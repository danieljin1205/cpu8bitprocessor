==> flow/design.v <==
`timescale 1ns / 1ps
module program_counter(
    input clock,
    input [7:0] current_pc,
    output [7:0] new_pc,
    output if_stage,
    output id_stage,
    output ex_stage,
    output mem_stage,
    output wb_stage,
    output startbit
    );
    reg [7:0] current_pc_temp;
    reg [7:0] new_pc_temp;
    reg if_stage_temp;
    reg id_stage_temp;
    reg ex_stage_temp;
    reg mem_stage_temp;
    reg wb_stage_temp;
    reg startbit_temp;  
    reg [7:0] newstage;
    initial
    begin
        current_pc_temp = 0;
        new_pc_temp = 0;
        if_stage_temp = 0;
        id_stage_temp = 0;
        ex_stage_temp = 0;
        mem_stage_temp = 0;
        wb_stage_temp = 0;
        startbit_temp = 0;
        newstage=0;
    end
    always @(posedge clock)
    begin 
        startbit_temp = 1;  
        newstage = (newstage + 1) % 5;
        case(newstage)
            1: begin
                new_pc_temp = current_pc;
                if_stage_temp = ~if_stage_temp;
               end
            2: begin
                id_stage_temp = ~id_stage_temp;
               end
            3: begin
                ex_stage_temp = ~ex_stage_temp;
               end
            4: begin
                mem_stage_temp = ~mem_stage_temp;
               end
            0: begin
                wb_stage_temp = ~wb_stage_temp;
               end
        endcase
    end
    assign new_pc = new_pc_temp;
    assign if_stage = if_stage_temp;
    assign id_stage = id_stage_temp;
    assign ex_stage = ex_stage_temp;
    assign mem_stage = mem_stage_temp;
    assign wb_stage = wb_stage_temp;
    assign startbit = startbit_temp;
endmodule
Step by step through the tools: program_counter:

What the tools print for program_counter, step after step.
Line numbers count from 1 in the design file above.
Operators: Yosys type, input widths -> output width; for muxes data width and select width s.
Cell names lack the library's common part.
Not given: --

* design top: program_counter
* clock input: clock
* cell library: sky130hd
* library corner: tt_025C_1v80

Word level:

Counts by Yosys on the flattened word-level netlist (proc, flatten, opt, wreduce; memories kept). Register bits leave out memories and registers merged into their read ports (data or address); mux counts leave out enables and synchronous resets folded into registers. Print and check cells are left out. Cells with the same type and inputs are merged into one.

* multipliers: 0
* mux-type cells: 0
* shift operators: 0
* magnitude comparators: 0
* div/mod/pow operators: 1
* reduce/logical cells: 1
* bitwise operators: 5
* equality and inequality tests: 4
* $add $sub $neg: 1

Operators with widths (number)
* $mod 32x3->32 const B: 1
* $eq 8x2->1 const B: 2
* $add 8x1->9 const B: 1
* $eq 8x1->1 const B: 1
* $eq 8x3->1 const B: 1
* $logic_not 8->1: 1
* $not 1->1: 5

* latch bits: 0
* memories: 0
* flip-flop bits (word level): 22
* word width x clocked read ports: 0
* memory bits (writable): 0
* ROM bits: 0
* output and inout bits: 14
* word-level cells: 20

Longest topological paths:

Longest topological path by Yosys (ltp), each cell counted once; first at word level (registers and memories cut), then after technology mapping (sequential cells cut; the memories' decode and read muxes count).

* word-level depth: 3
* ABC_AREA: 0
* depth in mapped cells: 28
* depth with buffers taken out: 28

Mapped cells and area:

Source: synth_stat.txt of the flow (Yosys; design flattened, memories mapped). It holds for the ABC_AREA given above (unset counts as 0); a run with the other value may have another netlist.

Cell types
* edfxtp_1: number 13, area in all 390.374 µm²
* dfxtp_1: number 9, area in all 180.173 µm²
* ha_1: number 7, area in all 87.584 µm²
* nor2_1: number 19, area in all 71.318 µm²
* nand2_1: number 16, area in all 60.058 µm²
* nor3_1: number 12, area in all 60.058 µm²
* a221oi_1: number 6, area in all 52.55 µm²
* nand3_1: number 10, area in all 50.048 µm²
* inv_1: number 13, area in all 48.797 µm²
* nor3_4: number 3, area in all 48.797 µm²
* buf_6: number 4, area in all 45.043 µm²
* xnor2_1: number 5, area in all 43.792 µm²
* a21oi_1: number 8, area in all 40.038 µm²
* o21ai_0: number 8, area in all 40.038 µm²
* o211ai_1: number 5, area in all 37.536 µm²
* buf_2: number 7, area in all 35.034 µm²
* a31oi_1: number 5, area in all 31.28 µm²
* nand4_1: number 5, area in all 31.28 µm²

Other cell types: 60; their cells: 107.

* chip area (Yosys): 2283.4 µm²
* standard cells after synthesis: 262
* area of sequential cells: 570.5 µm²
* mapped flip-flops: 22

Timing after synthesis:

OpenSTA on the mapped netlist: ideal clock, no wires. The path of least setup slack (recovery checks aside). Input and output delay are each 20% of the period. Register names are those of the netlist, which keeps one name where synthesis merged equal registers.

* kind: register to register
* start point: register newstage[1]
* end point: register if_stage_temp
* setup time: 0.340 ns
* setup slack: 1.810 ns
* clock period: 7.98 ns
* stages: 29
* path delay: 6.170 ns
* arrival time: 5.830 ns
* period reached after synthesis: 6.17 ns

"path delay" is the arrival time less input delay plus setup time.
"stages" counts driving pins, that of a launching flip-flop among them; a cell with two outputs on the path counts twice.
"period reached after synthesis" is the clock period less the worst setup slack; recovery checks do not enter. This is arithmetic on one report: input and output delays are still those of the set period (20% each).
Between the ends stands the longest chain of elaborated cells between them, by number of cells; it is not shown to be the way that was timed. Of several equally long chains one is given.
Each line given opens the expression or statement behind the cell; cells for indexed reads and writes are added by Yosys, which also makes memories of some case tables.

* path through: dfxtp_1 -> ha_1 -> nand3_1 -> nor2_1 -> nor3_1 -> a31oi_1 -> ha_1 -> nand2b_1 -> nor2_1 -> o21ai_1 -> a31oi_1 -> nor4b_2 -> a2111oi_0 -> a31oi_1 -> inv_1 -> ha_1 -> nor2_1 -> nand2_1 -> o211ai_1 -> o311ai_4 -> nor3_2 -> nand3_1 -> and2_1 -> ha_1 -> inv_1 -> nor2_1 -> or3_4 -> a311oi_2 -> o221a_1
* length of the longest elaborated chain: 3

Ends and longest elaborated chain, after synthesis
* from (decl): RTL line 21 `reg [7:0] newstage;`
* from (assign): RTL line 37 `newstage = (newstage + 1) % 5;`
* $add 8x1->9: RTL line 37
* $mod 32x3->32: RTL line 37
* $eq 8x1->1: RTL line 38 `case(newstage)`
* to (assign): RTL line 41 `if_stage_temp = ~if_stage_temp;`
* to (decl): RTL line 15 `reg if_stage_temp;`

Worst path after layout:

Path of least setup slack in the final report of job 1 (OpenROAD, finished layout, wires in). Where an end is a register, its clock arrival counts in the times.

* kind: register to register
* start point: register newstage[1]
* end point: register mem_stage_temp
* setup time: 0.31 ns
* clock period: 7.06 ns
* stages: 29
* arrival time: 5.31 ns
* setup slack: 1.71 ns

Between the ends stands the longest chain of elaborated cells between them, by number of cells; it is not shown to be the way that was timed. Of several equally long chains one is given.

* path through: dfxtp_4 -> ha_4 -> and3_4 -> nand3_4 -> clkinv_2 -> ha_1 -> nand2b_4 -> nor2_4 -> o21ai_4 -> nor3_4 -> buf_12 -> nor4b_4 -> a2111oi_2 -> a31oi_2 -> inv_2 -> ha_4 -> nor2_4 -> nand2_2 -> o211ai_1 -> o311ai_4 -> or3_4 -> o21ai_4 -> and2_4 -> ha_4 -> nor2_4 -> buf_6 -> nor3_4 -> o311ai_4 -> a221oi_2
* length of the longest elaborated chain: 3

Ends and longest elaborated chain, after layout
* from (decl): RTL line 21 `reg [7:0] newstage;`
* from (assign): RTL line 37 `newstage = (newstage + 1) % 5;`
* $add 8x1->9: RTL line 37
* $mod 32x3->32: RTL line 37
* $eq 8x3->1: RTL line 38 `case(newstage)`
* to (assign): RTL line 50 `mem_stage_temp = ~mem_stage_temp;`
* to (decl): RTL line 18 `reg mem_stage_temp;`

Top module program_counter; platform sky130hd; tools Yosys and OpenROAD; 2 stored runs in no particular order. Input and output delays are each 20% of the period that was set; the output load is 0.01 pF.
By "reached clock period" is meant the clock period of the run minus its worst setup slack. This is arithmetic on one report: input and output delays are still those of the set period (20% each).
"allowed time less slack (worst setup path)" is the time allowed to the run's worst setup path (the clock period less input and output delay, where it has them) less its slack. Clock arrival times count: a late capture clock shortens it, a late launch clock lengthens it.
"total power after layout" is the tool's figure for a default switching activity; nothing was simulated.

### Job 1

==> flow/run.sh <==
#!/bin/bash
# the make line also repeats the synthesis and layout settings of config.mk as NAME=value (left out here)
make -C /OpenROAD-flow-scripts/flow DESIGN_CONFIG=/design/flow/config.mk WORK_HOME=/design/flow/orfs CLKGATE_MAP_FILE= finish
==> flow/config.mk <==
export PLATFORM = sky130hd
export DESIGN_NAME = program_counter
export DESIGN_NICKNAME = program_counter
export VERILOG_FILES = /design/flow/design.v
export SDC_FILE = /design/flow/constraint.sdc
export NUM_CORES = 4
export LEC_CHECK = 0
export CAP_MARGIN = 20
export CORE_MARGIN = 2
export CORE_UTILIZATION = 40
export SETUP_SLACK_MARGIN = 2.11
export SLEW_MARGIN = 20
==> flow/constraint.sdc <==
create_clock -name core_clock -period 7.06 [get_ports {clock}]
set_input_delay 1.4120 -clock core_clock [delete_from_list [all_inputs] [get_ports {clock}]]
set_output_delay 1.4120 -clock core_clock [all_outputs]
set_load 0.01 [all_outputs]

Results of job 1:
- Worst hold slack: 0.547 ns
- Yosys chip area after synthesis: 2283.4 µm²
- Post-layout utilization: 0.589
- Total power after layout: 255.5 µW
- Total negative slack: 0.000 ns
- Allowed time less slack (worst setup path): 5.35 ns
- Critical path type: register to register
- Standard-cell area after routing: 3240.6 µm²
- Reached clock period: 5.353 ns
- Setup slack of the critical path: 1.707 ns
- Area inside the die boundary: 6329.0 µm²

### Job 2

==> flow/run.sh <==
#!/bin/bash
# the make line also repeats the synthesis and layout settings of config.mk as NAME=value (left out here)
make -C /OpenROAD-flow-scripts/flow DESIGN_CONFIG=/design/flow/config.mk WORK_HOME=/design/flow/orfs CLKGATE_MAP_FILE= finish
==> flow/config.mk <==
export PLATFORM = sky130hd
export DESIGN_NAME = program_counter
export DESIGN_NICKNAME = program_counter
export VERILOG_FILES = /design/flow/design.v
export SDC_FILE = /design/flow/constraint.sdc
export NUM_CORES = 4
export LEC_CHECK = 0
export ABC_AREA = 0
export CAP_MARGIN = 20
export CELL_PAD_IN_SITES_GLOBAL_PLACEMENT = 2
export CORE_ASPECT_RATIO = 0.92
export CORE_MARGIN = 2
export CORE_UTILIZATION = 37
export CTS_CLUSTER_DIAMETER = 360
export GPL_ROUTABILITY_DRIVEN = 1
export PLACE_DENSITY_LB_ADDON = 0.3
export SETUP_SLACK_MARGIN = -0.13
export SLEW_MARGIN = 20
==> flow/constraint.sdc <==
create_clock -name core_clock -period 5.84 [get_ports {clock}]
set_input_delay 1.1680 -clock core_clock [delete_from_list [all_inputs] [get_ports {clock}]]
set_output_delay 1.1680 -clock core_clock [all_outputs]
set_load 0.01 [all_outputs]

Results of job 2:
- Worst hold slack: 0.544 ns
- Yosys chip area after synthesis: 2283.4 µm²
- Post-layout utilization: 0.496
- Total power after layout: 309.7 µW
- Total negative slack: 0.000 ns
- Allowed time less slack (worst setup path): 5.63 ns
- Critical path type: register to register
- Standard-cell area after routing: 2962.8 µm²
- Reached clock period: 5.632 ns
- Setup slack of the critical path: 0.208 ns
- Area inside the die boundary: 6816.6 µm²
